==> flow/design.v <==
module Lab4(signalout,sw, clk);
	input clk;
	input [1:0] sw;
	output signalout;
	reg signalout;
	reg [31:0] mycounter1, mycounter2, myonesecond, countlow, counthigh;
	reg [31:0] progress, lastnote;
	wire clk2;
	assign clk2 = clk/2;
	initial begin
		mycounter1 = 0;
		mycounter2 = 0;
		signalout = 0;
		myonesecond = 50000000/8;
		progress = 4'b0001;
	end
	always @(posedge clk) begin
		case(progress)
			default: begin
			end
			4'b0000: begin
				mycounter1 = mycounter1 + 1'b1;
				mycounter2 = mycounter2 + 1'b1;
				if(mycounter1 < countlow) begin
					signalout = 0;
				end
				if((mycounter1 >= countlow) && (mycounter1 < counthigh)) begin
					signalout = 1;
				end
				if(mycounter1 >= counthigh) begin
					signalout = 0;
					mycounter1 = 0;
					if(mycounter2 >= myonesecond) begin
						progress = lastnote;
						mycounter2 = 0;
					end
				end
			end
			4'b0001: begin  
				countlow = 37921;
				counthigh = 75843;
				progress = 0;
				lastnote = 2;
			end
			2: begin  
				countlow = 37921;
				counthigh = 75843;
				progress = 0;
				lastnote = 3;
			end
			3: begin  
				countlow = 42565;
				counthigh = 85131;
				progress = 0;
				lastnote = 4;
			end
			4: begin 
				countlow = 0;
				counthigh = 0;
				progress = 0;
				lastnote = 5;				
			end
			5: begin  
				countlow = 42565;
				counthigh = 85131;
				progress = 0;
				lastnote = 6;
			end			
			6: begin  
				countlow = 37921;
				counthigh = 75843;
				progress = 0;
				lastnote = 7;
			end			
			7: begin  
				countlow = 37921;
				counthigh = 75843;
				progress = 0;
				lastnote = 8;
			end	
			8: begin  
				countlow = 42565;
				counthigh = 85131;
				progress = 0;
				lastnote = 9;
			end
			9: begin  
				countlow = 37921;
				counthigh = 75843;
				progress = 0;
				lastnote = 10;
			end
			10: begin  
				countlow = 37921;
				counthigh = 75843;
				progress = 0;
				lastnote = 11;
			end
			11: begin  
				countlow = 42565;
				counthigh = 85131;
				progress = 0;
				lastnote = 12;
			end
			12: begin 
				countlow = 0;
				counthigh = 0;
				progress = 0;
				lastnote = 13;				
			end
			13: begin  
				countlow = 42565;
				counthigh = 85131;
				progress = 0;
				lastnote = 14;
			end			
			14: begin  
				countlow = 37921;
				counthigh = 75843;
				progress = 0;
				lastnote = 15;
			end			
			15: begin  
				countlow = 37921;
				counthigh = 75843;
				progress = 0;
				lastnote = 16;
			end	
			16: begin  
				countlow = 42565;
				counthigh = 85131;
				progress = 0;
				lastnote = 17;
			end
			17: begin  
				countlow = 37921;
				counthigh = 75843;
				progress = 0;
				lastnote = 18;
			end
			18: begin  
				countlow = 42565;
				counthigh = 85131;
				progress = 0;
				lastnote = 19;
			end
			19: begin  
				countlow = 37921;
				counthigh = 75843;
				progress = 0;
				lastnote = 20;
			end
			20: begin 
				countlow = 0;
				counthigh = 0;
				progress = 0;
				lastnote = 21;
			end
			21: begin  
				countlow = 42565;
				counthigh = 85131;
				progress = 0;
				lastnote = 22;
			end	
			22: begin  
				countlow = 17896;
				counthigh = 35793;
				progress = 0;
				lastnote = 23;
			end
			23: begin 
				countlow = 0;
				counthigh = 0;
				progress = 0;
				lastnote = 24;
			end
			24: begin  
				countlow = 17896;
				counthigh = 35793;
				progress = 0;
				lastnote = 25;
			end
			25: begin  
				countlow = 37921;
				counthigh = 75843;
				progress = 0;
				lastnote = 26;
			end
			26: begin  
				countlow = 42565;
				counthigh = 85131;
				progress = 0;
				lastnote = 27;
			end	
			27: begin  
				countlow = 23889;
				counthigh = 47778;
				progress = 0;
				lastnote = 28;
			end
			28: begin  
				countlow = 37921;
				counthigh = 75843;
				progress = 0;
				lastnote = 29;
			end
			29: begin  
				countlow = 37921;
				counthigh = 75843;
				progress = 0;
				lastnote = 30;
			end
			30: begin  
				countlow = 42565;
				counthigh = 85131;
				progress = 0;
				lastnote = 31;
			end
			31: begin 
				countlow = 0;
				counthigh = 0;
				progress = 0;
				lastnote = 32;				
			end
			32: begin  
				countlow = 42565;
				counthigh = 85131;
				progress = 0;
				lastnote = 33;
			end			
			33: begin  
				countlow = 37921;
				counthigh = 75843;
				progress = 0;
				lastnote = 34;
			end			
			34: begin  
				countlow = 37921;
				counthigh = 75843;
				progress = 0;
				lastnote = 35;
			end	
			35: begin  
				countlow = 42565;
				counthigh = 85131;
				progress = 0;
				lastnote = 40;
			end
			40: begin  
				countlow = 37921;
				counthigh = 75843;
				progress = 0;
				lastnote = 41;
			end
			41: begin  
				countlow = 37921;
				counthigh = 75843;
				progress = 0;
				lastnote = 42;
			end
			42: begin  
				countlow = 42565;
				counthigh = 85131;
				progress = 0;
				lastnote = 43;
			end
			43: begin 
				countlow = 0;
				counthigh = 0;
				progress = 0;
				lastnote = 44;				
			end
			44: begin  
				countlow = 42565;
				counthigh = 85131;
				progress = 0;
				lastnote = 45;
			end			
			45: begin  
				countlow = 37921;
				counthigh = 75843;
				progress = 0;
				lastnote = 46;
			end			
			46: begin  
				countlow = 37921;
				counthigh = 75843;
				progress = 0;
				lastnote = 47;
			end	
			47: begin  
				countlow = 42565;
				counthigh = 85131;
				progress = 0;
				lastnote = 48;
			end
			48: begin  
				countlow = 37921;
				counthigh = 75843;
				progress = 0;
				lastnote = 49;
			end
			49: begin  
				countlow = 42565;
				counthigh = 85131;
				progress = 0;
				lastnote = 51;
			end
			51: begin  
				countlow = 37921;
				counthigh = 75843;
				progress = 0;
				lastnote = 52;
			end
			52: begin 
				countlow = 0;
				counthigh = 0;
				progress = 0;
				lastnote = 53;
			end
			53: begin  
				countlow = 42565;
				counthigh = 85131;
				progress = 0;
				lastnote = 54;
			end	
			54: begin  
				countlow = 17896;
				counthigh = 35793;
				progress = 0;
				lastnote = 55;
			end
			55: begin 
				countlow = 0;
				counthigh = 0;
				progress = 0;
				lastnote = 56;
			end
			56: begin  
				countlow = 17896;
				counthigh = 35793;
				progress = 0;
				lastnote = 57;
			end
			57: begin  
				countlow = 37921;
				counthigh = 75843;
				progress = 0;
				lastnote = 58;
			end
			58: begin  
				countlow = 42565;
				counthigh = 85131;
				progress = 0;
				lastnote = 59;
			end	
			59: begin  
				countlow = 23889;
				counthigh = 47778;
				progress = 0;
				lastnote = 60;
			end
			60: begin  
				countlow = 23889;
				counthigh = 47778;
				progress = 0;
				lastnote = 61;
			end
			61: begin  
				countlow = 23889;
				counthigh = 47778;
				progress = 0;
				lastnote = 62;
			end
			62: begin  
				countlow = 37921;
				counthigh = 75843;
				progress = 0;
				lastnote = 63;
			end			
			63: begin  
				countlow = 42565;
				counthigh = 85131;
				progress = 0;
				lastnote = 64;
			end	
			64: begin  
				countlow = 17896;
				counthigh = 35793;
				progress = 0;
				lastnote = 65;
			end
			65: begin  
				countlow = 31888;
				counthigh = 63776;
				progress = 0;
				lastnote = 66;
			end
			66: begin  
				countlow = 31888;
				counthigh = 63776;
				progress = 0;
				lastnote = 67;
			end
			67: begin  
				countlow = 17896;
				counthigh = 35793;
				progress = 0;
				lastnote = 68;
			end			
			68: begin  
				countlow = 25309;
				counthigh = 50619;
				progress = 0;
				lastnote = 69;
			end
			69: begin  
				countlow = 25309;
				counthigh = 50619;
				progress = 0;
				lastnote = 70;
			end			
			70: begin  
				countlow = 28409;
				counthigh = 56818;
				progress = 0;
				lastnote = 71;
			end			
			71: begin  
				countlow = 31888;
				counthigh = 63776;
				progress = 0;
				lastnote = 72;
			end
			72: begin  
				countlow = 28409;
				counthigh = 56818;
				progress = 0;
				lastnote = 73;
			end
			73: begin  
				countlow = 42565;
				counthigh = 85131;
				progress = 0;
				lastnote = 74;
			end
			74: begin  
				countlow = 37921;
				counthigh = 75843;
				progress = 0;
				lastnote = 75;
			end
			75: begin  
				countlow = 17896;
				counthigh = 35793;
				progress = 0;
				lastnote = 76;
			end			
			76: begin  
				countlow = 23889;
				counthigh = 47778;
				progress = 0;
				lastnote = 77;
			end	
			77: begin  
				countlow = 42565;
				counthigh = 85131;
				progress = 0;
				lastnote = 78;
			end
			78: begin  
				countlow = 17896;
				counthigh = 35793;
				progress = 0;
				lastnote = 79;
			end			
			79: begin  
				countlow = 28409;
				counthigh = 56818;
				progress = 0;
				lastnote = 80;
			end			
			80: begin  
				countlow = 25309;
				counthigh = 50619;
				progress = 0;
				lastnote =81;
			end
			81: begin  
				countlow = 23889;
				counthigh = 47778;
				progress = 0;
				lastnote = 82;
			end
			82: begin  
				countlow = 31888;
				counthigh = 63776;
				progress = 0;
				lastnote = 83;
			end
			83: begin 
				countlow = 0;
				counthigh = 0;
				progress = 0;
				lastnote = 84;
			end			
			84: begin  
				countlow = 47778;
				counthigh = 95556;
				progress = 0;
				lastnote = 85;
			end			
			85: begin  
				countlow = 42565;
				counthigh = 85131;
				progress = 0;
				lastnote = 86;
			end	
			86: begin  
				countlow = 17896;
				counthigh = 35793;
				progress = 0;
				lastnote = 87;
			end
			87: begin  
				countlow = 28409;
				counthigh = 56818;
				progress = 0;
				lastnote = 88;
			end		
			88: begin  
				countlow = 31888;
				counthigh = 63776;
				progress = 0;
				lastnote = 89;
			end
			89: begin 
				countlow = 0;
				counthigh = 0;
				progress = 0;
				lastnote = 90;
			end
			90: begin  
				countlow = 31888;
				counthigh = 63776;
				progress = 0;
				lastnote = 91;
			end
			91: begin  
				countlow = 17896;
				counthigh = 35793;
				progress = 0;
				lastnote = 92;
			end
			92: begin  
				countlow = 42565;
				counthigh = 85131;
				progress = 0;
				lastnote = 1;
			end
		endcase	
	end
endmodule
=== Reports on Lab4 ===
Tool output for the design above, in the order of the flow.
Line numbers count from 1 in the design file above.
Library cell names are shortened.
A cell with n/a has no value.

* Top module: Lab4
* Clock input: clk
* Standard-cell library: sky130hd
* Timing corner: tt_025C_1v80

=== Word-level counts ===
Counts by Yosys on the flattened word-level netlist (proc, flatten, opt, wreduce; memories kept). Register bits leave out memories and registers merged into their read ports (data or address). Print and check cells are left out.

* Clocked read ports x word width: 0
* Memory cells: 0
* Bits in latches: 0
* Register bits after elaboration: 193
* Bits in read-only memories: 0
* Cells after elaboration: 128
* Bits in writable memories: 0

* Bitwise logic cells: 0
* Muxes and demuxes: 10
* Equal/unequal tests: 89
* $add $sub $neg: 2
* Magnitude comparators: 5
* Div/mod/pow operators: 0
* $mul: 0
* Reductions and logical operators: 15
* Shift-type cells: 0

{| class="wikitable"
|+ Operator list
! kind !! number
|-
| parallel mux 32 bit (select 87 bit) || 1
|-
| == test 32 x 7 -> 1 bit with constant B || 29
|-
| == test 32 x 6 -> 1 bit with constant B || 27
|-
| parallel mux 32 bit (select 9 bit) || 2
|-
| == test 32 x 5 -> 1 bit with constant B || 16
|-
| == test 32 x 4 -> 1 bit with constant B || 8
|-
| == test 32 x 3 -> 1 bit with constant B || 4
|-
| 2-to-1 mux 32 bit || 4
|-
| nonzero test 87 bit || 1
|-
| OR reduction 87 bit || 1
|-
| adder 32 x 1 -> 32 bit with constant B || 2
|-
| == test 32 x 2 -> 1 bit with constant B || 2
|-
| >= comparator 32 bit || 2
|-
| < comparator 32 bit || 2
|-
| parallel mux 32 bit (select 2 bit) || 1
|-
| == test 32 x 1 -> 1 bit with constant B || 1
|-
| >= comparator 32 x 23 -> 1 bit with constant B || 1
|-
| zero test 32 bit || 1
|-
| OR reduction 24 bit || 1
|-
| OR reduction 23 bit || 1
|-
| OR reduction 10 bit || 2
|-
| OR reduction 6 bit || 2
|-
| nonzero test 9 bit || 1
|-
| inequality test 2 bit with constant B || 2
|-
| OR reduction 4 bit || 1
|-
| AND reduction 3 bit || 1
|-
| OR reduction 3 bit || 1
|-
| nonzero test 2 bit || 1
|}

Not listed: further kinds 2, cells in them 3.

=== Longest topological paths ===
Yosys ltp: most cells in a row. Word level: on the elaborated netlist, between registers, memories and ports. Mapped: between sequential cells and ports; inverters and the memories' decode and read muxes count.

* Depth in word-level cells: 5
* ABC_AREA: 0
* Depth in mapped cells: 17
* Depth with buffers taken out: 14

=== Netlist ===
Yosys stat after the flow's synthesis: flattened, memories mapped to cells. It holds for the ABC_AREA given above (unset counts as 0); a run with the other value may have another netlist.

{| class="wikitable"
|+ Cells by type
! cell type !! number !! total area (um^2)
|-
| edfxtp_1 || 96 || 2.88E+03
|-
| ha_1 || 35 || 437.92
|-
| xnor2_1 || 33 || 289.027
|-
| nand2_1 || 71 || 266.506
|-
| nor2_1 || 71 || 266.506
|-
| xor2_1 || 22 || 192.685
|-
| nand3_1 || 36 || 180.173
|-
| o21ai_0 || 35 || 175.168
|-
| nor2b_1 || 26 || 162.656
|-
| a21oi_1 || 31 || 155.149
|-
| nor2_4 || 13 || 146.39
|-
| nand4_1 || 21 || 131.376
|-
| clkbuf_1 || 31 || 116.362
|-
| nand2b_1 || 17 || 106.352
|-
| inv_1 || 28 || 105.101
|-
| nor3_1 || 21 || 105.101
|-
| nor4_1 || 15 || 93.84
|-
| and4_1 || 10 || 87.584
|}

Other cell types: 59; their cells: 171.

* Buffer cells: 43
* Flip-flops: 96
* Mapped area: 7230.7 um^2
* Mapped cells: 783

=== Worst setup path after synthesis ===
OpenSTA on the mapped netlist: ideal clock, no wires. The path of least setup slack (recovery checks aside). Input and output delay are each 20% of the period. Register names are those of the netlist, which keeps one name where synthesis merged equal registers.

* Kind: register -> register
* From: register progress[3]
* To: register mycounter1[0]
* Clock period: 10.2 ns
* Arrival: 7.400 ns
* Time at the first pin: 0.000 ns
* Path slack: 2.156 ns
* Required time: 9.556 ns
* Delay of the path: 8.044 ns
* Driving pins on the path: 6
* Path buffers: 4
* Synthesis period reached: 8.044 ns

"delay of the path" is the arrival time less input delay plus setup time.
"driving pins on the path": output pins that drive a net of the path, with the launching flip-flop's if there is one; two outputs of one cell count as two.
"synthesis period reached" = period - worst setup slack (recovery checks aside). The figure is calculated, with input and output delays left at 20% of the set period.
Between the ends stands the longest chain of elaborated cells between them, by number of cells; it is not shown to be the way that was timed. Of several equally long chains one is given.
Each line given opens the expression or statement behind the cell; cells for indexed reads and writes are added by Yosys, which also makes memories of some case tables.
At most two assigning lines are given for a register; there are more.

* Path through: edfxtp_1 -> clkbuf_1 -> clkbuf_1 -> clkbuf_1 -> clkbuf_1 -> nor4_1
* Cells in the longest elaborated chain: 1
* Elaborated cells between the ends (all ways): 1
* RTL lines with such cells: 1

{| class="wikitable"
|+ Ends and longest elaborated chain, after synthesis
! what !! line !! text
|-
| start, declared || 7 || <nowiki>reg [31:0] progress, lastnote;</nowiki>
|-
| start, assigned || 34 || <nowiki>progress = lastnote;</nowiki>
|-
| start, assigned || 42 || <nowiki>progress = 0;</nowiki>
|-
| zero test 32 bit || 18 || <nowiki>case(progress)</nowiki>
|-
| end, assigned || 22 || <nowiki>mycounter1 = mycounter1 + 1'b1;</nowiki>
|-
| end, assigned || 32 || <nowiki>mycounter1 = 0;</nowiki>
|-
| end, declared || 6 || <nowiki>reg [31:0] mycounter1, mycounter2, myonesecond, countlow, counthigh;</nowiki>
|}

=== Timing after layout ===
Path of least setup slack in the final report of run 1 (OpenROAD, finished layout, wires in). Where an end is a register, its clock arrival counts in the times.

* Kind: register -> register
* From: register mycounter1[2]
* To: register progress[4]
* Path buffers: 2
* Arrival: 4.86 ns
* Driving pins on the path: 16
* Clock period: 10.8 ns
* Path slack: 6.00 ns
* Required time: 10.86 ns
* Time at the first pin: 0.34 ns

Between the ends stands the longest chain of elaborated cells between them, by number of cells; it is not shown to be the way that was timed. Of several equally long chains one is given.
At most two assigning lines are given for a register; there are more.
Only ways into the end's enable, where the timed path ends, are counted here.

* Path through: edfxtp_1 -> and4_1 -> nand4_1 -> nor2_1 -> xor2_1 -> ha_1 -> nand4_1 -> nor2_1 -> a41oi_1 -> o2111ai_1 -> nor4_1 -> nand4_1 -> buf_4 -> o31a_2 -> buf_4 -> mux2_4
* Cells in the longest elaborated chain: 4
* Elaborated cells between the ends (all ways): 4
* RTL lines with such cells: 2

{| class="wikitable"
|+ Ends and longest elaborated chain, post-layout
! what !! line !! text
|-
| start, declared || 6 || <nowiki>reg [31:0] mycounter1, mycounter2, myonesecond, countlow, counthigh;</nowiki>
|-
| start, assigned || 22 || <nowiki>mycounter1 = mycounter1 + 1'b1;</nowiki>
|-
| start, assigned || 32 || <nowiki>mycounter1 = 0;</nowiki>
|-
| adder 32 x 1 -> 32 bit || 22 ||
|-
| >= comparator 32 bit || 30 || <nowiki>if(mycounter1 >= counthigh) begin</nowiki>
|-
| inequality test 2 bit || n/a ||
|-
| AND reduction 3 bit || n/a ||
|-
| end, assigned || 34 || <nowiki>progress = lastnote;</nowiki>
|-
| end, assigned || 42 || <nowiki>progress = 0;</nowiki>
|-
| end, declared || 7 || <nowiki>reg [31:0] progress, lastnote;</nowiki>
|}

Appendix: measured runs

Below are 2 stored runs of the flow (Yosys, OpenROAD; platform sky130hd) on Lab4, each with its settings and what was measured, unordered. Constraints: input delay and output delay 20% of the set period each, output load 0.01 pF.
"clock period reached" is the run's clock period less its worst setup slack. It is reckoned from that one timing run; input and output delays stay at 20% of the period that was set.
"worst setup path time" means the part of the period allowed to the worst setup path (the constraints hold back 20% at inputs and 20% at outputs) less its slack; where the path has registers, the arrival times of their clocks count too.
"total power of the final layout" rests on the timing tool's default activity at the inputs, not on a simulated workload.

=== Run 1 ===
{| class="wikitable"
! Setting !! Value
|-
| period_ns || 10.8
|-
| CORE_UTILIZATION || 36
|-
| PLACE_DENSITY || 0.57
|-
| CELL_PAD_IN_SITES_DETAIL_PLACEMENT || 2
|-
| TNS_END_PERCENT || 90
|-
| GPL_ROUTABILITY_DRIVEN || 1
|-
| CTS_CLUSTER_SIZE || 100
|-
| CAP_MARGIN || 10
|-
| MIN_ROUTING_LAYER || met1
|-
| CORE_MARGIN || 2
|-
| SLEW_MARGIN || 20
|-
! Result !! Value
|-
| Setup slack of the critical path || 5.996 ns
|-
| Utilization after routing || 39.7 %
|-
| Cell area after synthesis || 7230.7 um^2
|-
| Total power of the final layout || 0.000728 W
|-
| Clock period reached || 4.804 ns
|-
| Worst setup path time || 4.80 ns
|-
| Critical path type || register -> register
|-
| Total negative slack on setup checks || 0.000 ns
|-
| Standard-cell area after routing || 7777.5 um^2
|-
| Area inside the die boundary || 21234.3 um^2
|-
| Worst hold slack in the final report || 0.527 ns
|}

=== Run 2 ===
{| class="wikitable"
! Setting !! Value
|-
| period_ns || 7.43
|-
| CORE_UTILIZATION || 56
|-
| SETUP_SLACK_MARGIN || 1.62
|-
| PLACE_DENSITY || 0.59
|-
| HOLD_SLACK_MARGIN || 0.18
|-
| CORE_MARGIN || 7
|-
| ABC_AREA || 1
|-
| GPL_TIMING_DRIVEN || 1
|-
| GPL_ROUTABILITY_DRIVEN || 0
|-
| CTS_CLUSTER_DIAMETER || 303
|-
| CAP_MARGIN || 20
|-
| SLEW_MARGIN || 20
|-
! Result !! Value
|-
| Setup slack of the critical path || 3.441 ns
|-
| Utilization after routing || 62.0 %
|-
| Cell area after synthesis || 7712.4 um^2
|-
| Total power of the final layout || 0.001129 W
|-
| Clock period reached || 3.989 ns
|-
| Worst setup path time || 3.99 ns
|-
| Critical path type || register -> register
|-
| Total negative slack on setup checks || 0.000 ns
|-
| Standard-cell area after routing || 8276.7 um^2
|-
| Area inside the die boundary || 17254.1 um^2
|-
| Worst hold slack in the final report || 0.552 ns
|}
